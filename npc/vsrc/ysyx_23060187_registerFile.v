==> flow/design.v <==
module ysyx_23060187_registerFile #(parameter ADDR_WIDTH = 5, parameter DATA_WIDTH = 32) (
        input clk,
        input [DATA_WIDTH-1:0] wdata,
        input [ADDR_WIDTH-1:0] waddr,
        input wen,
        input [ADDR_WIDTH-1:0] raddr1,
        output [DATA_WIDTH-1:0] rdata1,
        input [ADDR_WIDTH-1:0] raddr2,
        output [DATA_WIDTH-1:0] rdata2,
        output [DATA_WIDTH-1:0] GPR9,
        output [DATA_WIDTH-1:0] GPR18
    );
    integer i;
    initial begin
        for(i = 0; i < 32; i++)
            rf[i] = 32'h0;
    end
    reg [DATA_WIDTH-1:0] rf [2**ADDR_WIDTH-1:0];
    always @(posedge clk) begin
        if (wen && waddr != 0)
            rf[waddr] <= wdata;
    end
    assign rdata1 = rf[raddr1];
    assign rdata2 = rf[raddr2];
    assign GPR9 = rf[9];
    assign GPR18 = rf[18];
endmodule
**Reports on ysyx_23060187_registerFile**

The steps from the RTL of ysyx_23060187_registerFile to its reports follow in flow order.
Lines are those of the file above, counted from 1.
Operators: Yosys type, input widths -> output width; for muxes data width and select width s.
Not given: -

- Top: ysyx_23060187_registerFile
- Clock input: clk
- Standard-cell library: sky130hd
- Corner: tt_025C_1v80

**Word level**

Yosys after proc, flatten, opt, wreduce and memory -nomap, before mapping. Enables and synchronous resets that opt folds into registers are not counted as muxes. Memory bits, and registers merged into a memory's read port (data or address), are not among the register bits. Print and check cells are not counted. Equal cells are merged and count once.
Memory sizes are those after Yosys's memory passes, which may raise the word count (mostly to a power of two), join words into wider ones and drop unused or constant bits.

- Bits in registers: 0
- Word-level cells: 6
- Memories: 1
- Memory bits (writable): 1024
- Input bits: 49
- Output and inout bits: 128

Memories:

| name | words | bits a word | rd ports | wr ports | RTL line | text |
|---|---|---|---|---|---|---|
| rf | 32 | 32 | 4 | 1 | 18 | `reg [DATA_WIDTH-1:0] rf [2**ADDR_WIDTH-1:0];` |

- Multiplexer cells: 3
- Reduce/logical cells: 2

Operators with widths:

| operator | count |
|---|---|
| $mux 32 | 1 |
| $reduce_bool 5->1 | 1 |
| $mux 5 | 1 |
| $logic_and 1x1->1 | 1 |
| $mux 1 | 1 |

**Longest topological paths**

Longest topological path by Yosys (ltp), each cell counted once; first at word level (registers and memories cut), then after technology mapping (sequential cells cut; the memories' decode and read muxes count).

- Depth in word-level cells: 3
- ABC_AREA: 0
- Gate-level depth with buffers: 8

**Netlist**

Yosys stat after the flow's synthesis: flattened, memories mapped to cells. It holds for the ABC_AREA given above (unset counts as 0); a run with the other value may have another netlist.
The area totals of this step are shown rounded.

- Standard cells after synthesis: 3386
- Flip-flops: 1024
- Buffers: 253
- Synthesis area: 0.04879 mm²

Cell types:

| cell type | count | area in all (µm²) |
|---|---|---|
| sky130_fd_sc_hd__edfxtp_1 | 1024 | 3.07E+04 |
| sky130_fd_sc_hd__mux2i_1 | 1024 | 1.02E+04 |
| sky130_fd_sc_hd__a22oi_1 | 192 | 1.44E+03 |
| sky130_fd_sc_hd__a22o_1 | 128 | 1.12E+03 |
| sky130_fd_sc_hd__nand3_1 | 194 | 970.931 |
| sky130_fd_sc_hd__a21oi_1 | 192 | 960.922 |
| sky130_fd_sc_hd__nand2_1 | 195 | 731.952 |
| sky130_fd_sc_hd__buf_6 | 45 | 506.736 |
| sky130_fd_sc_hd__a31oi_1 | 64 | 400.384 |
| sky130_fd_sc_hd__buf_4 | 49 | 367.853 |
| sky130_fd_sc_hd__buf_2 | 65 | 325.312 |
| sky130_fd_sc_hd__nor3_1 | 64 | 320.307 |
| sky130_fd_sc_hd__clkbuf_1 | 78 | 292.781 |
| sky130_fd_sc_hd__nor2_1 | 34 | 127.622 |
| sky130_fd_sc_hd__buf_1 | 12 | 45.043 |
| sky130_fd_sc_hd__nand3b_1 | 5 | 37.536 |
| sky130_fd_sc_hd__clkbuf_4 | 4 | 30.029 |
| sky130_fd_sc_hd__or3b_2 | 3 | 26.275 |

Not listed: further types 6, cells in them 14.

**Worst setup path after synthesis**

Path of least setup slack by OpenSTA after synthesis, without wires, with an ideal clock, recovery checks aside; 20% of the period is set as input and as output delay. Where synthesis merged equal registers, the netlist keeps one of their names.

- Kind: input -> register
- Start: input waddr[0]
- End: memory rf[24][0]
- Library setup time: 421 ps
- Launch time at the first pin: 958 ps
- Required time: 4369 ps
- Slack: 1414 ps
- Stages on the path: 3
- External input delay: 958 ps
- Path delay: 2418 ps
- Path buffers: 1
- Period: 4790 ps
- Data arrival time: 2955 ps
- Synthesis period reached: 3376 ps

"path delay" = arrival - input delay + setup time.
"stages on the path" counts driving pins, that of a launching flip-flop among them; a cell with two outputs on the path counts twice.
"synthesis period reached" = period - worst setup slack (recovery checks aside). The figure is calculated, with input and output delays left at 20% of the set period.
The rows between start and end are the longest chain of elaborated cells between them; the timing report does not say that the signal goes this way. Where chains are equally long, one stands for them.
A line is the first line of the expression or statement that the cell stems from. Yosys adds cells for indexed reads and writes and turns some case tables into memories.
The path ends at the enable pin of a flip-flop; only ways to that pin are counted.

- Cells stage by stage: sky130_fd_sc_hd__or3b_2 sky130_fd_sc_hd__clkbuf_1 sky130_fd_sc_hd__nor2_1
- Cells in the longest elaborated chain: 3
- Elaborated cells between the ends (all ways): 4
- RTL lines with such cells: 1
- Those cells by class: 2 x mux; 2 x reduce/logical

Ends and longest elaborated chain, after synthesis:

| element | RTL line | text |
|---|---|---|
| start, declared | 4 | `input [ADDR_WIDTH-1:0] waddr,` |
| $reduce_bool 5->1 | 20 | `if (wen && waddr != 0)` |
| $logic_and 1x1->1 | 20 |  |
| $mux 5 | 20 |  |
| end, declared | 18 | `reg [DATA_WIDTH-1:0] rf [2**ADDR_WIDTH-1:0];` |

**Timing after layout**

From the final timing report of stored run 1: the path of least setup slack in the routed layout; clock arrival at registers is part of the times.
The report prints the path's times to 10 ps; the period is as set.

- Kind: register -> output
- Start: memory rf[7][9]
- End: output rdata1[9]
- Output delay: 490 ps
- Required time: 1980 ps
- Period: 2470 ps
- Data arrival time: 2250 ps
- Path buffers: 2
- Launch time at the first pin: 700 ps
- Slack: -270 ps
- Stages on the path: 8

The rows between start and end are the longest chain of elaborated cells between them; the timing report does not say that the signal goes this way. Where chains are equally long, one stands for them.
A memory read counts as a cell of the chain, while the word-level depth stops at memories.

- Cells stage by stage: sky130_fd_sc_hd__edfxtp_1 sky130_fd_sc_hd__mux2i_2 sky130_fd_sc_hd__a22o_1 sky130_fd_sc_hd__nor3_2 sky130_fd_sc_hd__a31oi_2 sky130_fd_sc_hd__buf_4 sky130_fd_sc_hd__nand3_4 sky130_fd_sc_hd__buf_6
- Cells in the longest elaborated chain: 1
- Elaborated cells between the ends (all ways): 1
- RTL lines with such cells: 1
- Those cells by class: 1 x memory

Ends and longest elaborated chain, post-layout:

| element | RTL line | text |
|---|---|---|
| start, declared | 18 | `reg [DATA_WIDTH-1:0] rf [2**ADDR_WIDTH-1:0];` |
| $mem_v2 32x32 | 18 |  |
| end, declared | 7 | `output [DATA_WIDTH-1:0] rdata1,` |

Subject: flow runs of ysyx_23060187_registerFile

Hi,

Record of 2 stored runs of the RTL-to-layout flow on ysyx_23060187_registerFile, platform sky130hd. The runs are unordered. Constraints: input delay and output delay 20% of the set period each, output load 0.01 pF.
"critical setup path time": the worst setup path's part of the clock period (all of it between registers, 20% less for each end at a port) less its slack. A launch clock that arrives late makes it longer, a capture clock that arrives late makes it shorter.
"critical setup path time" is given in steps of 10 ps.
Measured values are rounded.
A setting shown as . is not set for that run.

| name | stored run 1 | stored run 2 |
|---|---|---|
| period_ns | 2.47 | 3.56 |
| CAP_MARGIN | 20 | 20 |
| CORE_MARGIN | 2 | 2 |
| CORE_UTILIZATION | 40 | 19 |
| SLEW_MARGIN | 20 | 35 |
| SETUP_SLACK_MARGIN | . | 0.66 |
| PLACE_DENSITY_LB_ADDON | . | 0.1 |
| CORE_ASPECT_RATIO | . | 0.64 |
| ABC_AREA | . | 0 |
| MAX_ROUTING_LAYER | . | met4 |
| area of the synthesized netlist (mm²) | 0.04879 | 0.04879 |
| area of the die (mm²) | 0.1248 | 0.261 |
| std-cell area (final layout) (mm²) | 0.06748 | 0.06901 |
| utilization of the finished layout (%) | 55.6 | 27.1 |
| setup slack of the worst path (ps) | -274 | 395 |
| setup TNS (ps) | -8867 | 0 |
| critical setup path time (ps) | 2250 | 1740 |
| kind of the worst setup path | register -> output | input -> output |

Regards
